==> flow/design.v <==
module DFFPort(
    PortIn,
    PortOut,
    Clk
);
input [16:0] PortIn;
input Clk;
output reg [16:0] PortOut;
always @ (posedge Clk) begin
    PortOut = PortIn;
end
endmodule
module FourCSA(
    A,
    B,
    Cin,
    S,
    Cout
);
input [7:0] A;
input [7:0] B;
input Cin;
output reg [7:0] S;
output reg Cout;
wire C1;
wire C2;
wire C3;
wire C4;
wire Cin2;
wire Cin3;
TwoRCA RCA_1(.A(A[1:0]),
             .B(B[1:0]),
             .Cin(Cin),
             .S(S[1:0]),
             .Cout(C1));
TwoRCA RCA_2(.A(A[3:2]),
             .B(B[3:2]),
             .Cin(C1),
             .S(S[3:2]),
             .Cout(C2));
SkipAdder skip_1(.A0(A[2]),
                 .A1(A[3]),
                 .B0(B[2]),
                 .B1(B[3]),
                 .C0(C1),
                 .C1(C2),
                 .Cout(Cin2));
TwoRCA RCA_3(.A(A[5:4]),
             .B(B[5:4]),
             .Cin(Cin2),
             .S(S[5:4]),
             .Cout(C3));
SkipAdder skip_2(.A0(A[4]),
                 .A1(A[5]),
                 .B0(B[4]),
                 .B1(B[5]),
                 .C0(Cin2),
                 .C1(C3),
                 .Cout(Cin3));
TwoRCA RCA_4(.A(A[7:6]),
             .B(B[7:6]),
             .Cin(Cin3),
             .S(S[7:6]),
             .Cout(C4));
SkipAdder skip_3(.A0(A[6]),
                 .A1(A[7]),
                 .B0(B[6]),
                 .B1(B[7]),
                 .C0(Cin3),
                 .C1(C4),
                 .Cout(Cout));
endmodule
module SkipAdder(
    A0,
    A1,
    B0,
    B1,
    C0,
    C1,
    Cout
);
input A0;
input A1;
input B0;
input B1;
input C0;
input C1;
output reg Cout;
wire P0;
wire P1;
wire x1;
wire x2;
xor xor_1(P0, A0, B0);
xor xor_2(P1, A1, B1);
and and_1(x1, P0, P1);
and and_2(x2, x1, C0);
or or_1(Cout, x2, C1);
endmodule
module Mock2(
    A,
    B,
    Cin,
    Clk,
    S,
    Cout
);
input [7:0] A;
input [7:0] B;
input Cin;
input Clk;
output reg [7:0] S;
output reg Cout;
wire [16:0] In;
wire [16:0] Out;
wire [7:0] wasteLine;
DFFPort dff_1(.PortIn({Cin, A, B}),
          .PortOut(In),
          .Clk(Clk));
FourCSA csa_1(.A(In[15:8]),
              .B(In[7:0]),
              .Cin(In[16]),
              .S(Out[7:0]),
              .Cout(Out[8]));
DFFPort dff_2(.PortIn(Out),
          .PortOut({wasteLine,Cout, S}),
          .Clk(Clk));
endmodule
module TwoRCA(
    A,
    B,
    Cin,
    S,
    Cout
);
input [1:0] A;
input [1:0] B;
input Cin;
output reg [1:0] S;
output reg Cout;
wire Cout1;
full_adder full1(.a(A[0]),
                 .b(B[0]),
                 .cin(Cin),
                 .sum(S[0]),
                 .cout(Cout1));
full_adder full2(.a(A[1]),
                 .b(B[1]),
                 .cin(Cout1),
                 .sum(S[1]),
                 .cout(Cout));
endmodule
module full_adder(a,b,cin,sum, cout);
input a,b,cin;
output sum, cout;
wire x,y,z;
half_adder h1(.a(a), .b(b), .sum(x), .cout(y));
half_adder h2(.a(x), .b(cin), .sum(sum), .cout(z));
or or_1(cout,z,y);
endmodule
module half_adder( a,b, sum, cout );
input a,b;
output sum, cout;
xor xor_1 (sum,a,b);
and and_1 (cout,a,b);
endmodule
Tool chain data of Mock2
The steps from the RTL of Mock2 to its reports follow in flow order.
Line numbers count from 1 in the design file above.
Cell names lack the library's common part.
{ "inputs": {"design": "Mock2", "clk_port": "Clk", "cell_library": "sky130hd", "lib_corner": "tt_025C_1v80"} }

After elaboration
Source: Yosys, flattened and elaborated, memories not mapped. Widths are those after wreduce; folded enables and synchronous resets count as part of the registers. Registers that Yosys merges into a memory's read port (data or address) are not register bits. Print and check cells do not count. Equal cells are merged and count once.
{ "bits": {"ff_bits": 26, "input_bits": 18, "output_inout_bits": 9, "wordCells": 51} }
{ "op_classes": {"logic": 49} }
{ "op_table": {"columns": ["operator", "count"], "rows": [
  ["1-bit AND", 22],
  ["1-bit bitwise XOR", 16],
  ["1-bit OR", 11]
]} }

Longest topological paths
Yosys ltp: most cells in a row. Word level: on the elaborated netlist, between registers, memories and ports. Mapped: between sequential cells and ports; inverters and the memories' decode and read muxes count.
{ "depth": {"ltp_word": 20, "abc_area": 1, "mapped_depth": 14} }

Synthesis result
Source: synth_stat.txt of the flow (Yosys; design flattened, memories mapped). It holds for the ABC_AREA given above (unset counts as 0); a run with the other value may have another netlist.
Totals and module areas in this step are rounded.
{ "synth_totals": {"seqArea_um2": 520.5, "flip_flops": 26, "yosys_area_um2": 847.1, "cell_count": 62} }
{ "by_type": {"columns": ["type", "count", "type_area_um2"], "rows": [
  ["dfxtp_1", 26, 520.499],
  ["fa_1", 8, 160.154],
  ["ha_1", 6, 75.072],
  ["inv_1", 14, 52.55],
  ["nand2_2", 3, 18.768],
  ["nand2_1", 4, 15.014],
  ["nand3_1", 1, 5.005]
]} }

Path before layout
Source: OpenSTA report_checks on the synthesized netlist (no wires, ideal clock, input and output delay 20% of the period each), path of least setup slack; recovery checks are left aside. Register names are those of the netlist, which keeps one name where synthesis merged equal registers.
{ "synth_timing": {"kind": "register to register", "start": "register dff_1.PortOut[16]", "end": "register dff_2.PortOut[7]", "required_time_ns": 4.543, "launch_ns": 0.000, "path_stages": 15, "path_delay_ns": 3.649, "setup_slack_ns": 0.951, "arrival_ns": 3.592, "clock_period_ns": 4.6, "period_less_setup_slack_ns": 3.649} }
"path_delay_ns" = arrival - input delay + setup time.
"path_stages": output pins that drive a net of the path, with the launching flip-flop's if there is one; two outputs of one cell count as two.
"period_less_setup_slack_ns" = period - worst setup slack (recovery checks aside). The figure is calculated, with input and output delays left at 20% of the set period.
The rows between start and end are the longest chain of elaborated cells between them; the timing report does not say that the signal goes this way. Where chains are equally long, one stands for them.
A line is the first line of the expression or statement that the cell stems from. Yosys adds cells for indexed reads and writes and turns some case tables into memories.
{ "synth_between": {"path_cell_list": "dfxtp_1 -> fa_1 -> fa_1 -> fa_1 -> inv_1 -> fa_1 -> nand2_2 -> fa_1 -> inv_1 -> fa_1 -> nand2_2 -> fa_1 -> inv_1 -> fa_1 -> inv_1", "elab_chain_len": 17, "cone_cells": 19} }
{ "synth_lines": {"columns": ["item", "line_no", "rtl"], "rows": [
  ["start, declared", 8, "output reg [16:0] PortOut;"],
  ["start, assigned", 10, "PortOut = PortIn;"],
  ["1-bit AND", 164, "and and_1 (cout,a,b);"],
  ["1-bit OR", 158, "or or_1(cout,z,y);"],
  ["1-bit AND", 164, null],
  ["1-bit OR", 158, null],
  ["1-bit AND", 164, null],
  ["1-bit OR", 158, null],
  ["1-bit AND", 164, null],
  ["[... 3 more ...]", null, null],
  ["1-bit OR", 158, null],
  ["1-bit AND", 164, null],
  ["1-bit OR", 158, null],
  ["1-bit OR", 97, "or or_1(Cout, x2, C1);"],
  ["1-bit AND", 164, null],
  ["1-bit OR", 158, null],
  ["1-bit bitwise XOR", 163, "xor xor_1 (sum,a,b);"],
  ["end, assigned", 10, null],
  ["end, declared", 8, null]
]} }

Path in the finished layout
From the final timing report of run 2: the path of least setup slack in the routed layout; clock arrival at registers is part of the times.
{ "layout_timing": {"kind": "register to register", "start": "register dff_1.PortOut[16]", "end": "register dff_2.PortOut[7]", "clock_period_ns": 7.95, "setup_slack_ns": 4.18, "arrival_ns": 4.03, "path_stages": 15, "required_time_ns": 8.21, "launch_ns": 0.29} }
The rows between start and end are the longest chain of elaborated cells between them; the timing report does not say that the signal goes this way. Where chains are equally long, one stands for them.
{ "layout_between": {"path_cell_list": "dfxtp_1 -> fa_1 -> fa_1 -> fa_1 -> inv_1 -> fa_1 -> nand2_2 -> fa_1 -> inv_1 -> fa_1 -> nand2_2 -> fa_1 -> inv_1 -> fa_1 -> inv_1", "elab_chain_len": 17, "cone_cells": 19} }
{ "layout_lines": {"columns": ["item", "line_no", "rtl"], "rows": [
  ["start, declared", 8, "output reg [16:0] PortOut;"],
  ["start, assigned", 10, "PortOut = PortIn;"],
  ["1-bit AND", 164, "and and_1 (cout,a,b);"],
  ["1-bit OR", 158, "or or_1(cout,z,y);"],
  ["1-bit AND", 164, null],
  ["1-bit OR", 158, null],
  ["1-bit AND", 164, null],
  ["1-bit OR", 158, null],
  ["1-bit AND", 164, null],
  ["[... 3 more ...]", null, null],
  ["1-bit OR", 158, null],
  ["1-bit AND", 164, null],
  ["1-bit OR", 158, null],
  ["1-bit OR", 97, "or or_1(Cout, x2, C1);"],
  ["1-bit AND", 164, null],
  ["1-bit OR", 158, null],
  ["1-bit bitwise XOR", 163, "xor xor_1 (sum,a,b);"],
  ["end, assigned", 10, null],
  ["end, declared", 8, null]
]} }

Hand-over note for Mock2

Design Mock2 on sky130hd. What follows are 2 stored runs of the flow, each under its own settings; their order means nothing. The constraints put input and output delay at 20% of the set period each and load the outputs with 0.01 pF.
Results are given in rounded form.
[
  {
    "run": "run 1",
    "settings": { "period_ns": 6.08, "CORE_UTILIZATION": 67, "SETUP_SLACK_MARGIN": -0.29, "PLACE_DENSITY_LB_ADDON": 0.02, "CORE_ASPECT_RATIO": 1.85, "CORE_MARGIN": 4, "ABC_AREA": 1, "GPL_ROUTABILITY_DRIVEN": 0, "CTS_CLUSTER_SIZE": 27, "CTS_CLUSTER_DIAMETER": 287, "CAP_MARGIN": 20, "SLEW_MARGIN": 20 },
    "outcome": "unfinished; error PDN-0185 in floorplanning"
  },
  {
    "run": "run 2",
    "settings": { "period_ns": 7.95, "CORE_UTILIZATION": 34, "CORE_ASPECT_RATIO": 0.73, "CORE_MARGIN": 7, "CELL_PAD_IN_SITES_GLOBAL_PLACEMENT": 1, "ABC_AREA": 1, "GPL_ROUTABILITY_DRIVEN": 1, "CAP_MARGIN": 35, "MIN_ROUTING_LAYER": "met2", "MAX_ROUTING_LAYER": "met4", "SLEW_MARGIN": 20 },
    "results": { "synthArea_um2": 847.1, "design_die_area_um2": 4102, "util_frac": 0.496, "ws_setup_ns": 4.181, "timing.setup.tns_ns": 0.000 }
  }
]

End of note.
